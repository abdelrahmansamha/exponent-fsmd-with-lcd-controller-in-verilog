==> flow/design.v <==
module FSMcontrol (
    input clk, rst, go_i,
    input [7:0] n_reg,
    input n_grtr_0,
    output reg [2:0] state,
    output reg sel_a_reg, sel_n_reg, sel_result_reg,
    output ld_a, ld_n, ld_result,
	 output reg ld_output,
    output reg sig_done
);
parameter idle = 3'b000, init= 3'b001, check = 3'b010,
          process_even = 3'b011, process_odd = 3'b100, done = 3'b101;
always @(posedge clk, negedge rst) begin 
    if (~rst) begin 
		state <= idle;
		sig_done <=1'b0;
	 end
    else begin
        case (state)
            idle:         state <= (go_i) ? init : idle;
            init:         state <= check;
            check: begin
                if (!n_grtr_0) state <= done;
                else if (!n_reg[0]) state <= process_even;
                else state <= process_odd;
            end
            process_odd:  state <= check;
            process_even: state <= check;
            done: begin 
				state <= idle;
				sig_done <= 1'b1;
				end 
            default:      state <= idle;
        endcase
    end
end
always @(*) begin
    sel_a_reg = 0;
    sel_result_reg = 0;
    sel_n_reg = 0;
    ld_output = 0;
    case (state)
        init: begin
            sel_a_reg = 0;
            sel_result_reg = 0;
            sel_n_reg = 0;
        end
        process_odd: begin
            sel_a_reg = 1;
            sel_result_reg = 1;
            sel_n_reg = 1;
        end
        process_even: begin
            sel_a_reg = 1;
            sel_n_reg = 1;
        end
        done: ld_output = 1;
    endcase
end
assign ld_a = (state == process_even || state == process_odd || state == init);
assign ld_n = ld_a;
assign ld_result = (state == process_odd || state == init);
endmodule
module TL (
    input clk, rst, go_i,
    input [7:0] n_i, a_i,
    output [15:0] output_reg,
    output sig_done,
    output [7:0] LCD_DATA,
    output LCD_EN, LCD_RW, LCD_RS, LCD_ON, LCD_BLON, LCD_OVER,
	 output [6:0] seg0, seg1, seg2, seg3, seg4, seg5, seg6, seg7
);
    wire [2:0] state;
    wire sel_a_reg, sel_n_reg, sel_result_reg;
    wire ld_a, ld_n, ld_result, ld_output;
    wire n_grtr_0;
    wire [7:0] n_reg;
    FSMcontrol control_unit (
        .clk(clk),
        .rst(rst),
        .go_i(go_i),
        .n_reg(n_reg),
        .n_grtr_0(n_grtr_0),
        .state(state),
        .sel_a_reg(sel_a_reg),
        .sel_n_reg(sel_n_reg),
        .sel_result_reg(sel_result_reg),
        .ld_a(ld_a),
        .ld_n(ld_n),
        .ld_result(ld_result),
        .ld_output(ld_output),
        .sig_done(sig_done)
    );
    datapath datapath_unit (
        .clk(clk),
        .rst(rst),
        .n_i(n_i),
        .a_i(a_i),
        .sel_a_reg(sel_a_reg),
        .sel_n_reg(sel_n_reg),
        .sel_result_reg(sel_result_reg),
        .ld_a(ld_a),
        .ld_n(ld_n),
        .ld_result(ld_result),
        .ld_output(ld_output),
        .output_reg(output_reg),
        .n_reg(n_reg),
        .n_grtr_0(n_grtr_0)
    );
    abd_lcd_initializer lcd_unit (
        .clk(clk),
        .rst(rst),
        .start(sig_done),          
        .a_in(a_i),
        .n_in(n_i),
        .res_in(output_reg),
        .LCD_DATA(LCD_DATA),
        .LCD_EN(LCD_EN),
        .LCD_RS(LCD_RS),
        .LCD_RW(LCD_RW),
		  .LCD_ON(LCD_ON),
		  .LCD_BLON(LCD_BLON),
		  .done(LCD_OVER)
    );
    hex_to_7seg_anode disp0 (.hex(a_i[3:0]),        .seg(seg0));
    hex_to_7seg_anode disp1 (.hex(a_i[7:4]),        .seg(seg1));
    hex_to_7seg_anode disp2 (.hex(n_i[3:0]),        .seg(seg2));
    hex_to_7seg_anode disp3 (.hex(n_i[7:4]),        .seg(seg3));
    hex_to_7seg_anode disp4 (.hex(output_reg[3:0]),   .seg(seg4));
    hex_to_7seg_anode disp5 (.hex(output_reg[7:4]),   .seg(seg5));
    hex_to_7seg_anode disp6 (.hex(output_reg[11:8]),  .seg(seg6));
    hex_to_7seg_anode disp7 (.hex(output_reg[15:12]), .seg(seg7));
	 endmodule 
module abd_lcd_initializer (
    input clk,
    input rst,
    input start,
    input [7:0] a_in, n_in,
    input [15:0] res_in,
    output reg [7:0] LCD_DATA,
    output reg LCD_EN,
    output reg LCD_RS,
    output reg LCD_RW,
    output reg LCD_ON,
    output reg LCD_BLON,
    output reg done
);
localparam DELAY_15MS = 32'd750_000;  
localparam DELAY_5MS  = 32'd250_000;  
localparam EN_PULSE   = 32'd50;       
localparam RS_SETUP   = 32'd2;        
localparam 
    IDLE         = 6'd0,
    WAIT_15      = 6'd1,
    CMD_0        = 6'd2,
    CMD_1        = 6'd3,
    CMD_2        = 6'd4,
    CMD_3        = 6'd5,
    CMD_4        = 6'd6,
    CMD_5        = 6'd7,
    CMD_6        = 6'd8,
    CMD_7        = 6'd9,
    CMD_8        = 6'd10,
    CMD_9        = 6'd11,
    RS_WAIT      = 6'd12,
    EN_HIGH      = 6'd13,
    EN_LOW       = 6'd14,
    DELAY_5      = 6'd15,
    SEND_CHAR    = 6'd16,
    CHAR_RS_WAIT = 6'd17,
    CHAR_EN_HIGH = 6'd18,
    CHAR_EN_LOW  = 6'd19,
    DONE         = 6'd20;
reg [5:0] state;
reg [3:0] cmd_index;
reg [31:0] counter;
reg [4:0] char_index;
reg init;
reg [7:0] command_seq [0:9];
function [7:0] nibble_to_ascii;
    input [3:0] nibble;
    begin
        if (nibble < 10)
            nibble_to_ascii = "0" + nibble;
        else
            nibble_to_ascii = "A" + (nibble - 10);
    end
endfunction
always @ (posedge clk, negedge rst) begin
    if (~rst) begin
        state <= IDLE;
        counter <= 1'b0;
        cmd_index <= 4'b0;
        char_index <= 5'b0;
        LCD_BLON <= 1'b1;
        LCD_ON <= 1'b1;
        LCD_DATA <= 8'd0;
        {LCD_EN, LCD_RS, LCD_RW} <= 3'b000;
        done <= 1'b0;
        init <= 1'b0;
        command_seq[0] = 8'h30;
        command_seq[1] = 8'h30;
        command_seq[2] = 8'h30;
        command_seq[3] = 8'h3C;
        command_seq[4] = 8'h08;
        command_seq[5] = 8'h01;
        command_seq[6] = 8'h06;
        command_seq[7] = 8'h0E;
        command_seq[8] = 8'h01;
        command_seq[9] = 8'h80;
    end else begin
        case (state)
            IDLE: begin
                if (start) begin
                    state <= WAIT_15;
                    counter <= 0;
                    done <= 0;
                end
            end
            WAIT_15: begin
                if (counter >= DELAY_15MS) begin
                    state <= CMD_0;
                    init <= 1;
                    counter <= 0;
                    cmd_index <= 0;
                end else counter <= counter + 1;
            end
            CMD_0, CMD_1, CMD_2, CMD_3, CMD_4, CMD_5, CMD_6, CMD_7, CMD_8, CMD_9: begin
                LCD_RS <= 0;
                LCD_RW <= 0;
                LCD_DATA <= command_seq[cmd_index];
                counter <= 0;
                state <= RS_WAIT;
            end
            RS_WAIT: begin
                if (counter >= RS_SETUP) begin
                    LCD_EN <= 1;
                    state <= EN_HIGH;
                    counter <= 0;
                end else counter <= counter + 1;
            end
            EN_HIGH: begin
                if (counter >= EN_PULSE) begin
                    LCD_EN <= 0;
                    state <= EN_LOW;
                    counter <= 0;
                end else counter <= counter + 1;
            end
            EN_LOW: begin
                state <= DELAY_5;
                counter <= 0;
            end
            DELAY_5: begin
                if (counter >= DELAY_5MS) begin
                    if (init) begin
                        cmd_index <= cmd_index + 1;
                        if (cmd_index < 9) state <= CMD_0 + cmd_index;
                        else begin
                            init <= 0;
                            state <= SEND_CHAR;
                        end
                    end else begin
                        state <= SEND_CHAR;
                        char_index <= char_index + 1;
                    end
                end else counter <= counter + 1;
            end
            SEND_CHAR: begin
                LCD_RS <= 1;
                LCD_RW <= 0;
                counter <= 0;
                case (char_index)
                    0: LCD_DATA <= " ";
                    1: LCD_DATA <= "a";
                    2: LCD_DATA <= "=";
                    3: LCD_DATA <= " ";
                    4: LCD_DATA <= nibble_to_ascii(a_in[7:4]);
                    5: LCD_DATA <= nibble_to_ascii(a_in[3:0]);
                    6: LCD_DATA <= " ";
                    7: LCD_DATA <= "n";
                    8: LCD_DATA <= " ";
                    9: LCD_DATA <= "=";
                    10: LCD_DATA <= " ";
                    11: LCD_DATA <= nibble_to_ascii(n_in[7:4]);
                    12: LCD_DATA <= nibble_to_ascii(n_in[3:0]);
                    13: LCD_DATA <= " ";
                    14: begin
                        LCD_RS <= 0;
                        LCD_DATA <= 8'hC1;
                        state <= RS_WAIT;
                        counter <= 0;
                    end
                    15: LCD_DATA <= "r";
                    16: LCD_DATA <= "e";
                    17: LCD_DATA <= "s";
                    18: LCD_DATA <= "=";
                    19: LCD_DATA <= nibble_to_ascii(res_in[15:12]);
                    20: LCD_DATA <= nibble_to_ascii(res_in[11:8]);
                    21: LCD_DATA <= nibble_to_ascii(res_in[7:4]);
                    22: LCD_DATA <= nibble_to_ascii(res_in[3:0]);
                    default: state <= DONE;
                endcase
                if (char_index < 23) state <= CHAR_RS_WAIT;
            end
            CHAR_RS_WAIT: begin
                if (counter >= RS_SETUP) begin
                    LCD_EN <= 1;
                    counter <= 0;
                    state <= CHAR_EN_HIGH;
                end else counter <= counter + 1;
            end
            CHAR_EN_HIGH: begin
                if (counter >= EN_PULSE) begin
                    LCD_EN <= 0;
                    counter <= 0;
                    state <= CHAR_EN_LOW;
                end else counter <= counter + 1;
            end
            CHAR_EN_LOW: begin
                counter <= 0;
                if (char_index < 23)
                    state <= DELAY_5;
                else
                    state <= DONE;
            end
            DONE: done <= 1;
            default: state <= IDLE;
        endcase
    end
end
endmodule
module comparator (
	input [7:0] N ,
	output n_grtr_0
);
assign n_grtr_0 = (N >0)? 1'b1:1'b0;
endmodule
module datapath(
    input clk, rst,
    input [7:0] n_i, a_i,
    input sel_a_reg, sel_n_reg, sel_result_reg,
    input ld_a, ld_n, ld_result, ld_output,
    output reg [15:0] output_reg,
    output [7:0] n_reg,
    output n_grtr_0
);
reg [15:0] a_reg;
reg [15:0] result_reg;
reg [7:0] n_internal;
wire [15:0] outmuxa, outmuxn, outmuxresult;
wire [15:0] outproducta, outproductres;
wire [15:0] shifter_out;
assign n_reg = n_internal;
always @(posedge clk, negedge rst) begin
    if (~rst) begin
        n_internal <= 8'b0;
        a_reg <= 16'b0;
        result_reg <= 16'b0;
		  output_reg <=16'b0;
    end else begin
        if (ld_a)      a_reg <= outmuxa;
        if (ld_n)      n_internal <= outmuxn[7:0];
        if (ld_result) result_reg <= outmuxresult;
		  if (ld_output) output_reg <= result_reg;
    end
end
mux2to1 muxa    (.a({8'b0,a_i}), .b(outproducta), .sel(sel_a_reg),    .out(outmuxa));
mux2to1 muxn    (.a({8'b0,n_i}), .b(shifter_out), .sel(sel_n_reg),    .out(outmuxn));
mux2to1 muxres  (.a(16'b1), .b(outproductres), .sel(sel_result_reg), .out(outmuxresult));
mult multiA     (.a(a_reg),       .b(a_reg),        .product(outproducta));
mult multiRES   (.a(result_reg),  .b(a_reg),        .product(outproductres));
shifter shifter (.a({8'b0,n_internal}),  .shmat(3'b1),     .out(shifter_out));
comparator cmp  (.N(n_internal),  .n_grtr_0(n_grtr_0));
endmodule
module hex_to_7seg_anode (
    input  [3:0] hex,      
    output [6:0] seg       
);
    reg [6:0] seg_out;
    always @(*) begin
        case (hex)
            4'h0: seg_out = 7'b1000000;  
            4'h1: seg_out = 7'b1111001;  
            4'h2: seg_out = 7'b0100100;  
            4'h3: seg_out = 7'b0110000;  
            4'h4: seg_out = 7'b0011001;  
            4'h5: seg_out = 7'b0010010;  
            4'h6: seg_out = 7'b0000010;  
            4'h7: seg_out = 7'b1111000;  
            4'h8: seg_out = 7'b0000000;  
            4'h9: seg_out = 7'b0010000;  
            4'hA: seg_out = 7'b0001000;  
            4'hB: seg_out = 7'b0000011;  
            4'hC: seg_out = 7'b1000110;  
            4'hD: seg_out = 7'b0100001;  
            4'hE: seg_out = 7'b0000110;  
            4'hF: seg_out = 7'b0001110;  
            default: seg_out = 7'b1111111;  
        endcase
    end
    assign seg = seg_out;  
endmodule
module mult (
	input [15:0] a, b, 
	output [15:0] product 
);
assign product = a * b;
endmodule 
module mux2to1(
		input [15:0] a, b ,
		input sel,
		output [15:0] out
		);
assign out = (!sel)? a:b;
endmodule
module shifter (
						input [15:0] a,
						input [2:0]shmat,
						output [15:0] out);
assign out = a>>shmat;  			
endmodule 
### Reports on TL

What the tools print for TL, step after step.
Line numbers count from 1 in the design file above.
Library cell names are shortened.
The mark -- stands for no value.

| inputs | value |
|---|---|
| design top | TL |
| clock | clk |
| library | sky130hd |
| corner | tt_025C_1v80 |

### After elaboration

Counts by Yosys on the flattened word-level netlist (proc, flatten, opt, wreduce). Print and check cells are left out. Cells with the same type and inputs are merged into one.
Memory sizes are those after Yosys's memory passes, which may raise the word count (mostly to a power of two), join words into wider ones and drop unused or constant bits.

| cells by class | value |
|---|---|
| add/sub/neg operators | 28 |
| $mul | 2 |
| div/mod/pow operators | 0 |
| order comparisons | 15 |
| equal/unequal tests | 69 |
| shift-type cells | 0 |
| multiplexer cells | 57 |
| bitwise operators | 2 |
| reduce/logical cells | 31 |

Operator list:

| cell | number |
|---|---|
| 16-bit by 16-bit multiplier with 16-bit output | 2 |
| 32-bit parallel mux with 6-bit select | 1 |
| 32-bit 2-to-1 mux | 5 |
| 8-bit parallel mux with 16-bit select | 1 |
| 6-bit parallel mux with 12-bit select | 1 |
| 8-bit 2-to-1 mux | 9 |
| 7-bit by 8-bit adder with 8-bit output with constant A | 8 |
| 6-bit 2-to-1 mux | 10 |
| 6-bit by 4-bit adder with 7-bit output with constant A | 8 |
| 8-bit parallel mux with 7-bit select | 1 |
| 6-bit by 4-bit equality test with 1-bit output with constant B | 8 |
| 4-bit by 4-bit subtractor with 5-bit output with constant B | 8 |
| 5-bit by 4-bit equality test with 1-bit output with constant B | 8 |
| 4-bit less-than comparator with constant B | 9 |
| 5-bit equality test with constant B | 7 |
| 32-bit by 1-bit adder with 32-bit output with constant B | 1 |
| 32-bit by 18-bit greater-or-equal comparator with 1-bit output with constant B | 1 |
| 32-bit by 2-bit greater-or-equal comparator with 1-bit output with constant B | 1 |
| 32-bit by 20-bit greater-or-equal comparator with 1-bit output with constant B | 1 |
| 32-bit by 6-bit greater-or-equal comparator with 1-bit output with constant B | 1 |
| 16-bit 2-to-1 mux | 2 |
| 6-bit by 5-bit equality test with 1-bit output with constant B | 5 |
| 6-bit by 3-bit equality test with 1-bit output with constant B | 4 |
| 22-bit OR reduction | 1 |
| 5-bit by 3-bit equality test with 1-bit output with constant B | 4 |
| 2-bit by 1-bit inequality test with 1-bit output with constant B | 9 |
| 17-bit by 16-bit inequality test with 1-bit output with constant B | 1 |
| 4-bit by 3-bit equality test with 1-bit output with constant B | 4 |

Not listed: further kinds 44, cells in them 83.

| storage and ports | value |
|---|---|
| register bits | 119 |
| latch bits | 0 |
| RAM bits | 0 |
| bits in read-only memories | 896 |
| word width x clocked read ports | 0 |
| memory cells | 8 |
| input port bits | 19 |
| output and inout port bits | 87 |
| word-level cells | 227 |

Memories:

| memory | words | width | read ports | write ports | RTL line | text |
|---|---|---|---|---|---|---|
| (name not given) | 16 | 7 | 1 | 0 | 381 | `case (hex)` |
| (name not given) | 16 | 7 | 1 | 0 | 381 |  |
| (name not given) | 16 | 7 | 1 | 0 | 381 |  |
| (name not given) | 16 | 7 | 1 | 0 | 381 |  |
| (name not given) | 16 | 7 | 1 | 0 | 381 |  |
| (name not given) | 16 | 7 | 1 | 0 | 381 |  |

Further memories, not shown: 2.

### Logic depth

Longest topological path by Yosys (ltp), each cell counted once; first at word level (registers and memories cut), then after technology mapping (sequential cells cut; the memories' decode and read muxes count).

| depth | value |
|---|---|
| depth after elaboration | 5 |
| ABC_AREA | 0 |
| mapped depth | 22 |
| mapped depth without buffers | 21 |

### Netlist

The flow's flattened synthesis, as Yosys stat reports it; memories are mapped. The netlist is that of the ABC_AREA named above (0 if unset); the other value can give another one.
The area totals of this step are shown rounded.

| mapped netlist | value |
|---|---|
| standard cells after synthesis | 2,008 |
| chip area (Yosys) | 17,000 sq um |
| sequential area | 3,000 sq um |
| flip-flop cells | 121 |
| buffer cells | 115 |

Cell types:

| cell type | number | total area (sq um) |
|---|---|---|
| dfrtp_1 | 120 | 3,002.88 |
| fa_1 | 147 | 2.94E+03 |
| ha_1 | 183 | 2.29E+03 |
| inv_1 | 282 | 1.06E+03 |
| nand2_1 | 236 | 885.85 |
| xnor2_1 | 74 | 648.122 |
| o21ai_0 | 123 | 615.59 |
| and2_1 | 97 | 606.832 |
| mux2i_1 | 43 | 430.413 |
| a21oi_1 | 76 | 380.365 |
| nor2_1 | 91 | 341.578 |
| xor2_1 | 38 | 332.819 |
| clkbuf_1 | 87 | 326.563 |
| nand3_1 | 44 | 220.211 |
| nor3_1 | 36 | 180.173 |
| mux2_2 | 13 | 146.39 |
| nand3b_1 | 19 | 142.637 |
| a211oi_1 | 18 | 135.13 |

Not listed: further types 64, cells in them 281.
By module: a second synthesis without flattening, with its own total; a netlist apart from the flattened one above.

| second synthesis, totals | value |
|---|---|
| cells (unflattened synthesis) | 2,167 |
| area (unflattened synthesis) | 20,000 sq um |

Rows give one instance, submodules left out.

By module:

| module | times used | cells | area (sq um) | seq. area (sq um) |
|---|---|---|---|---|
| mult | 2 | 466 | 3,900 | 0.0 |
| abd_lcd_initializer | 1 | 710 | 5,700 | 1,500 |
| datapath | 1 | 121 | 2,300 | 1,400 |
| hex_to_7seg_anode | 8 | 32 | 280 | 0.0 |
| mux2to1 | 3 | 18 | 250 | 0.0 |
| shifter | 1 | 68 | 540 | 0.0 |
| FSMcontrol | 1 | 23 | 220 | 100 |
| comparator | 1 | 3 | 16 | 0.0 |
| TL | 1 | 0 | 0.0 | 0.0 |

### Path before layout

Path of least setup slack by OpenSTA after synthesis, without wires, with an ideal clock, recovery checks aside; 20% of the period is set as input and as output delay. Where synthesis merged equal registers, the netlist keeps one of their names.

| timing path post-synthesis | value |
|---|---|
| path type | register to register |
| from | register datapath_unit.a_reg[6] |
| to | register datapath_unit.result_reg[15] |
| clock period | 6.54 ns |
| library setup time | 0.122 ns |
| launch time at the first pin | 0.000 ns |
| arrival time | 5.498 ns |
| required time | 6.418 ns |
| setup slack | 0.921 ns |
| delay of the path | 5.620 ns |
| driving pins on the path | 19 |
| path buffers | 2 |
| synthesis period reached | 5.619 ns |

"delay of the path" is the arrival time less input delay plus setup time.
"driving pins on the path": output pins that drive a net of the path, with the launching flip-flop's if there is one; two outputs of one cell count as two.
"synthesis period reached" is the clock period less the worst setup slack; recovery checks do not enter. This is arithmetic on one report: input and output delays are still those of the set period (20% each).
The rows between start and end are the longest chain of elaborated cells between them; the timing report does not say that the signal goes this way. Where chains are equally long, one stands for them.
A line is the first line of the expression or statement that the cell stems from. Yosys adds cells for indexed reads and writes and turns some case tables into memories.

| on the way, post-synthesis | value |
|---|---|
| cells stage by stage | dfrtp_1 -> clkbuf_1 -> clkbuf_1 -> nand2_1 -> fa_1 -> fa_1 -> inv_1 -> fa_1 -> fa_1 -> inv_1 -> fa_1 -> fa_1 -> xor2_1 -> xnor2_1 -> xnor2_1 -> xnor2_1 -> xnor3_1 -> or3_1 -> a32o_1 |
| length of the longest elaborated chain | 2 |
| elaborated cells between the ends (all ways) | 2 |
| source lines of those cells | 2 |
| those cells by class | mul: 1; mux: 1 |

RTL lines, path post-synthesis:

| what | RTL line | text |
|---|---|---|
| start, declared | 347 | `reg [15:0] a_reg;` |
| start, assigned | 357 | `a_reg <= 16'b0;` |
| start, assigned | 361 | `if (ld_a)      a_reg <= outmuxa;` |
| 16-bit by 16-bit multiplier with 16-bit output | 407 |  |
| 16-bit 2-to-1 mux | 414 | `assign out = (!sel)? a:b;` |
| end, assigned | 358 | `result_reg <= 16'b0;` |
| end, assigned | 363 | `if (ld_result) result_reg <= outmuxresult;` |
| end, declared | 348 | `reg [15:0] result_reg;` |

### Path in the finished layout

From the final timing report of record 1: the path of least setup slack in the routed layout; clock arrival at registers is part of the times.

| timing path after layout | value |
|---|---|
| path type | register to register |
| from | register datapath_unit.a_reg[5] |
| to | register datapath_unit.result_reg[15] |
| clock period | 7.24 ns |
| library setup time | 0.11 ns |
| launch time at the first pin | 0.47 ns |
| arrival time | 6.40 ns |
| required time | 7.61 ns |
| setup slack | 1.21 ns |
| driving pins on the path | 17 |
| path buffers | 0 |

The rows between start and end are the longest chain of elaborated cells between them; the timing report does not say that the signal goes this way. Where chains are equally long, one stands for them.

| on the way, after layout | value |
|---|---|
| cells stage by stage | dfrtp_1 -> nand2_1 -> fa_1 -> fa_1 -> inv_1 -> fa_1 -> fa_1 -> inv_1 -> fa_1 -> fa_1 -> xor2_1 -> xnor2_1 -> xnor2_1 -> xnor2_1 -> xnor3_1 -> or3_1 -> a32o_1 |
| length of the longest elaborated chain | 2 |
| elaborated cells between the ends (all ways) | 2 |
| source lines of those cells | 2 |
| those cells by class | mul: 1; mux: 1 |

RTL lines, path after layout:

| what | RTL line | text |
|---|---|---|
| start, declared | 347 | `reg [15:0] a_reg;` |
| start, assigned | 357 | `a_reg <= 16'b0;` |
| start, assigned | 361 | `if (ld_a)      a_reg <= outmuxa;` |
| 16-bit by 16-bit multiplier with 16-bit output | 407 |  |
| 16-bit 2-to-1 mux | 414 | `assign out = (!sel)? a:b;` |
| end, assigned | 358 | `result_reg <= 16'b0;` |
| end, assigned | 363 | `if (ld_result) result_reg <= outmuxresult;` |
| end, declared | 348 | `reg [15:0] result_reg;` |

# Flow runs of TL

Top module TL; platform sky130hd; tools Yosys and OpenROAD; 2 stored runs in no particular order. Input and output delays are each 20% of the period that was set; the output load is 0.01 pF.
"clock period reached" = clock period - worst setup slack. The figure is calculated, with input and output delays left at 20% of the set period.
"total power of the final layout" rests on the timing tool's default activity at the inputs, not on a simulated workload.
The measured numbers are rounded.

## Record 1

==> flow/run.sh <==
#!/bin/bash
# the make line also repeats the synthesis and layout settings of config.mk as NAME=value (left out here)
make -C /OpenROAD-flow-scripts/flow DESIGN_CONFIG=/design/flow/config.mk WORK_HOME=/design/flow/orfs CLKGATE_MAP_FILE= finish
==> flow/config.mk <==
export PLATFORM = sky130hd
export DESIGN_NAME = TL
export DESIGN_NICKNAME = TL
export VERILOG_FILES = /design/flow/design.v
export SDC_FILE = /design/flow/constraint.sdc
export NUM_CORES = 4
export LEC_CHECK = 0
export ABC_AREA = 0
export CAP_MARGIN = 10
export CELL_PAD_IN_SITES_GLOBAL_PLACEMENT = 1
export CORE_MARGIN = 6
export CORE_UTILIZATION = 20
export HOLD_SLACK_MARGIN = 0.26
export PLACE_DENSITY_LB_ADDON = 0.04
export SETUP_SLACK_MARGIN = 0.05
export SLEW_MARGIN = 20
export TNS_END_PERCENT = 65
==> flow/constraint.sdc <==
create_clock -name core_clock -period 7.24 [get_ports {clk}]
set_input_delay 1.4480 -clock core_clock [delete_from_list [all_inputs] [get_ports {clk}]]
set_output_delay 1.4480 -clock core_clock [all_outputs]
set_load 0.01 [all_outputs]

| result of record 1 | value |
|---|---|
| post-route utilization | 0.24 |
| area of the die | 91,000 sq um |
| worst setup slack after layout | 1.2 ns |
| clock period reached | 6.034 ns |
| total power of the final layout | 1,800 µW |
| netlist area reported by Yosys | 17,000 sq um |
| lowest hold slack | 0.51 ns |

## Record 2

==> flow/run.sh <==
#!/bin/bash
# the make line also repeats the synthesis and layout settings of config.mk as NAME=value (left out here)
make -C /OpenROAD-flow-scripts/flow DESIGN_CONFIG=/design/flow/config.mk WORK_HOME=/design/flow/orfs CLKGATE_MAP_FILE= finish
==> flow/config.mk <==
export PLATFORM = sky130hd
export DESIGN_NAME = TL
export DESIGN_NICKNAME = TL
export VERILOG_FILES = /design/flow/design.v
export SDC_FILE = /design/flow/constraint.sdc
export NUM_CORES = 4
export LEC_CHECK = 0
export CAP_MARGIN = 20
export CORE_MARGIN = 2
export CORE_UTILIZATION = 40
export SETUP_SLACK_MARGIN = -0.24
export SLEW_MARGIN = 20
==> flow/constraint.sdc <==
create_clock -name core_clock -period 5.76 [get_ports {clk}]
set_input_delay 1.1520 -clock core_clock [delete_from_list [all_inputs] [get_ports {clk}]]
set_output_delay 1.1520 -clock core_clock [all_outputs]
set_load 0.01 [all_outputs]

| result of record 2 | value |
|---|---|
| area of the die | 44,000 sq um |
| netlist area reported by Yosys | 17,000 sq um |
| clock period reached | 5.688 ns |
| worst setup slack after layout | 0.072 ns |
| total power of the final layout | 2,100 µW |
| lowest hold slack | 0.50 ns |
| post-route utilization | 0.45 |
